==> flow/design.v <==
package sigmoid_sp_s10_500_ver_safe_path_ver;
    typedef logic[8*512-1:0] mystring;
    function mystring safe_path_ver(mystring path);
            safe_path_ver = path;
    endfunction
endpackage
package sigmoid_sp_s10_500_ver_safe_path_ver;
    typedef logic[8*512-1:0] mystring;
    function mystring safe_path_ver(mystring path);
            safe_path_ver = path;
    endfunction
endpackage
module reorder_validQ
#(parameter ADDR_WIDTH=4)
(
	input wrdata,
	input [(ADDR_WIDTH-1):0] wraddr, rdaddr,
	input we_a, clock, nrst,
	output reg q_a
);
reg [2**ADDR_WIDTH-1:0] ram;
always @ (posedge clock)
begin
    if (!nrst) begin
        ram <= 0;
        q_a <= 0;
    end
    else begin
        if (we_a) begin
            ram[wraddr] <= wrdata;
        end
        q_a <= ram[rdaddr];
    end
end
endmodule
**Reports on reorder_validQ**

The steps from the RTL of reorder_validQ to its reports follow in flow order.
Line numbers count from 1 in the design file above.
Operators: Yosys type, input widths -> output width; for muxes data width and select width s.
Library cell names are shortened.
Not given: n/a

- Design top: reorder_validQ
- Clock port: clock
- Standard-cell library: sky130hd
- Timing corner: tt_025C_1v80

**After elaboration**

Yosys after proc, flatten, opt, wreduce and memory -nomap, before mapping. Enables and synchronous resets that opt folds into registers are not counted as muxes. Memory bits, and registers merged into a memory's read port (data or address), are not among the register bits. Print and check cells are not counted. Equal cells are merged and count once.

- Elaborated cells: 9
- Register bits after elaboration: 17
- Bits of input ports: 12

- Add/subtract/negate cells: 1
- Bitwise gates (word level): 3
- Shifts and indexed selects: 3

Operators by type and width:

| kind | count |
|---|---|
| $shift 1x5->16 | 1 |
| $shift 1x5->16 const A | 1 |
| $and 16x16->16 | 1 |
| $or 16x16->16 | 1 |
| $shiftx 16x4->1 | 1 |
| $not 16->16 | 1 |
| $neg 4->5 | 1 |

**Longest topological paths**

Depth = most cells in a row (Yosys ltp): at word level without a register or memory, in the mapped netlist without a sequential cell, where the memories' decode and read muxes count.

- Depth in word-level cells: 5
- ABC_AREA: 0
- Depth in mapped cells: 7
- Gate-level depth less buffers: 6

**Mapped cells and area**

Source: synth_stat.txt of the flow (Yosys; design flattened, memories mapped). It holds for the ABC_AREA given above (unset counts as 0); a run with the other value may have another netlist.

Cells by type:

| cell type | count | total area (sq um) |
|---|---|---|
| dfxtp_1 | 17 | 340.326 |
| mux2i_1 | 7 | 70.067 |
| nand2_1 | 17 | 63.811 |
| a32o_1 | 6 | 60.058 |
| nand3_1 | 11 | 55.053 |
| ha_1 | 4 | 50.048 |
| mux4_2 | 2 | 45.043 |
| o32ai_4 | 1 | 27.526 |
| a31o_2 | 3 | 26.275 |
| o211ai_1 | 3 | 22.522 |
| o21a_1 | 3 | 22.522 |
| nor4_4 | 1 | 21.27 |
| and2_1 | 3 | 18.768 |
| o22ai_1 | 3 | 18.768 |
| nor3_4 | 1 | 16.266 |
| xnor2_2 | 1 | 16.266 |
| xor2_2 | 1 | 16.266 |
| buf_2 | 3 | 15.014 |

Other cell types: 23; their cells: 33.

- Flip-flop cells: 17
- Synthesis area: 1111.1 sq um
- Sequential part of the area: 340.3 sq um
- Standard cells after synthesis: 120

**Worst setup path after synthesis**

Path of least setup slack by OpenSTA after synthesis, without wires, with an ideal clock, recovery checks aside; 20% of the period is set as input and as output delay. Where synthesis merged equal registers, the netlist keeps one of their names.

- Path kind: input to register
- Start: in wraddr[0]
- End: reg ram[5]
- Time at the first pin: 0.408 ns
- Data required time: 1.924 ns
- Path slack: 0.359 ns
- Setup time: 0.116 ns
- Clock period: 2.04 ns
- Stages on the path: 6
- Delay of the path: 1.273 ns
- Arrival time: 1.565 ns
- Buffers on the path: 0
- External input delay: 0.408 ns
- Synthesis period reached: 1.681 ns

"delay of the path" is the arrival time less input delay plus setup time.
"stages on the path" counts driving pins, that of a launching flip-flop among them; a cell with two outputs on the path counts twice.
"synthesis period reached" is the clock period less the worst setup slack; recovery checks do not enter. This is arithmetic on one report: input and output delays are still those of the set period (20% each).
The rows between start and end are the longest chain of elaborated cells between them; the timing report does not say that the signal goes this way. Where chains are equally long, one stands for them.
Each line given opens the expression or statement behind the cell; cells for indexed reads and writes are added by Yosys, which also makes memories of some case tables.

- Cell sequence: inv_1 > ha_1 > nand2b_2 > o32ai_4 > nand3_1 > a31o_2
- Length of the longest elaborated chain: 5
- Elaborated cells on any way between the ends: 6
- RTL lines with such cells: 1

Ends and longest elaborated chain, after synthesis:

| element | RTL line | text |
|---|---|---|
| start: declaration | 17 | `input [(ADDR_WIDTH-1):0] wraddr, rdaddr,` |
| $neg 4->5 | 30 | `ram[wraddr] <= wrdata;` |
| $shift 1x5->16 | 30 |  |
| $not 16->16 | 30 |  |
| $and 16x16->16 | 30 |  |
| $or 16x16->16 | 30 |  |
| end: assignment | 25 | `ram <= 0;` |
| end: assignment | 30 |  |
| end: declaration | 21 | `reg [2**ADDR_WIDTH-1:0] ram;` |

**Worst path after layout**

Path of least setup slack in the final report of stored run 2 (OpenROAD, finished layout, wires in). Where an end is a register, its clock arrival counts in the times.

- Path kind: input to register
- Start: in wraddr[3]
- End: reg ram[5]
- Path slack: 0.03 ns
- Time at the first pin: 0.32 ns
- Arrival time: 1.78 ns
- Clock period: 1.61 ns
- Setup time: 0.10 ns
- Data required time: 1.80 ns
- Buffers on the path: 2
- Stages on the path: 6
- External input delay: 0.32 ns

The rows between start and end are the longest chain of elaborated cells between them; the timing report does not say that the signal goes this way. Where chains are equally long, one stands for them.

- Cell sequence: clkdlybuf4s50_1 > nor3_1 > buf_4 > o32ai_4 > nand3_1 > a31o_2
- Length of the longest elaborated chain: 5
- Elaborated cells on any way between the ends: 6
- RTL lines with such cells: 1

Ends and longest elaborated chain, post-layout:

| element | RTL line | text |
|---|---|---|
| start: declaration | 17 | `input [(ADDR_WIDTH-1):0] wraddr, rdaddr,` |
| $neg 4->5 | 30 | `ram[wraddr] <= wrdata;` |
| $shift 1x5->16 | 30 |  |
| $not 16->16 | 30 |  |
| $and 16x16->16 | 30 |  |
| $or 16x16->16 | 30 |  |
| end: assignment | 25 | `ram <= 0;` |
| end: assignment | 30 |  |
| end: declaration | 21 | `reg [2**ADDR_WIDTH-1:0] ram;` |

Ticket comment

Module reorder_validQ, platform sky130hd: 2 stored runs of the flow (Yosys, OpenROAD) with differing settings, in no particular order. Input and output delays are each 20% of the period that was set; the output load is 0.01 pF.
"critical path time" means the part of the period allowed to the worst setup path (the constraints hold back 20% at inputs and 20% at outputs) less its slack; where the path has registers, the arrival times of their clocks count too.
"overall power" rests on the timing tool's default activity at the inputs, not on a simulated workload.

### Stored run 1

==> flow/run.sh <==
#!/bin/bash
# the make line also repeats the synthesis and layout settings of config.mk as NAME=value (left out here)
make -C /OpenROAD-flow-scripts/flow DESIGN_CONFIG=/design/flow/config.mk WORK_HOME=/design/flow/orfs CLKGATE_MAP_FILE= finish
==> flow/config.mk <==
export PLATFORM = sky130hd
export DESIGN_NAME = reorder_validQ
export DESIGN_NICKNAME = reorder_validQ
export VERILOG_FILES = /design/flow/design.v
export SDC_FILE = /design/flow/constraint.sdc
export NUM_CORES = 4
export LEC_CHECK = 0
export CAP_MARGIN = 20
export CELL_PAD_IN_SITES_DETAIL_PLACEMENT = 1
export CORE_MARGIN = 2
export CORE_UTILIZATION = 67
export GPL_ROUTABILITY_DRIVEN = 0
export GPL_TIMING_DRIVEN = 0
export SETUP_SLACK_MARGIN = 0.31
export SLEW_MARGIN = 10
export TNS_END_PERCENT = 40
==> flow/constraint.sdc <==
create_clock -name core_clock -period 2.55 [get_ports {clock}]
set_input_delay 0.5100 -clock core_clock [delete_from_list [all_inputs] [get_ports {clock}]]
set_output_delay 0.5100 -clock core_clock [all_outputs]
set_load 0.01 [all_outputs]

Outcome of stored run 1: not finished: placement ended with error DPL-0033

### Stored run 2

==> flow/run.sh <==
#!/bin/bash
# the make line also repeats the synthesis and layout settings of config.mk as NAME=value (left out here)
make -C /OpenROAD-flow-scripts/flow DESIGN_CONFIG=/design/flow/config.mk WORK_HOME=/design/flow/orfs CLKGATE_MAP_FILE= finish
==> flow/config.mk <==
export PLATFORM = sky130hd
export DESIGN_NAME = reorder_validQ
export DESIGN_NICKNAME = reorder_validQ
export VERILOG_FILES = /design/flow/design.v
export SDC_FILE = /design/flow/constraint.sdc
export NUM_CORES = 4
export LEC_CHECK = 0
export CAP_MARGIN = 20
export CORE_MARGIN = 2
export CORE_UTILIZATION = 40
export SETUP_SLACK_MARGIN = -0.11
export SLEW_MARGIN = 20
==> flow/constraint.sdc <==
create_clock -name core_clock -period 1.61 [get_ports {clock}]
set_input_delay 0.3220 -clock core_clock [delete_from_list [all_inputs] [get_ports {clock}]]
set_output_delay 0.3220 -clock core_clock [all_outputs]
set_load 0.01 [all_outputs]

Results of stored run 2:
- Setup slack of the critical path: 0.026 ns
- Critical path time: 1.26 ns
- Critical path type: input to register
- Utilization in the final report: 0.596
- Post-route worst hold slack: 0.473 ns
- Mapped cell area after synthesis: 1111.1 sq um
- Overall power: 933.1 uW
- Standard-cell area after layout: 1601.5 sq um
- Overall die area: 3215.5 sq um
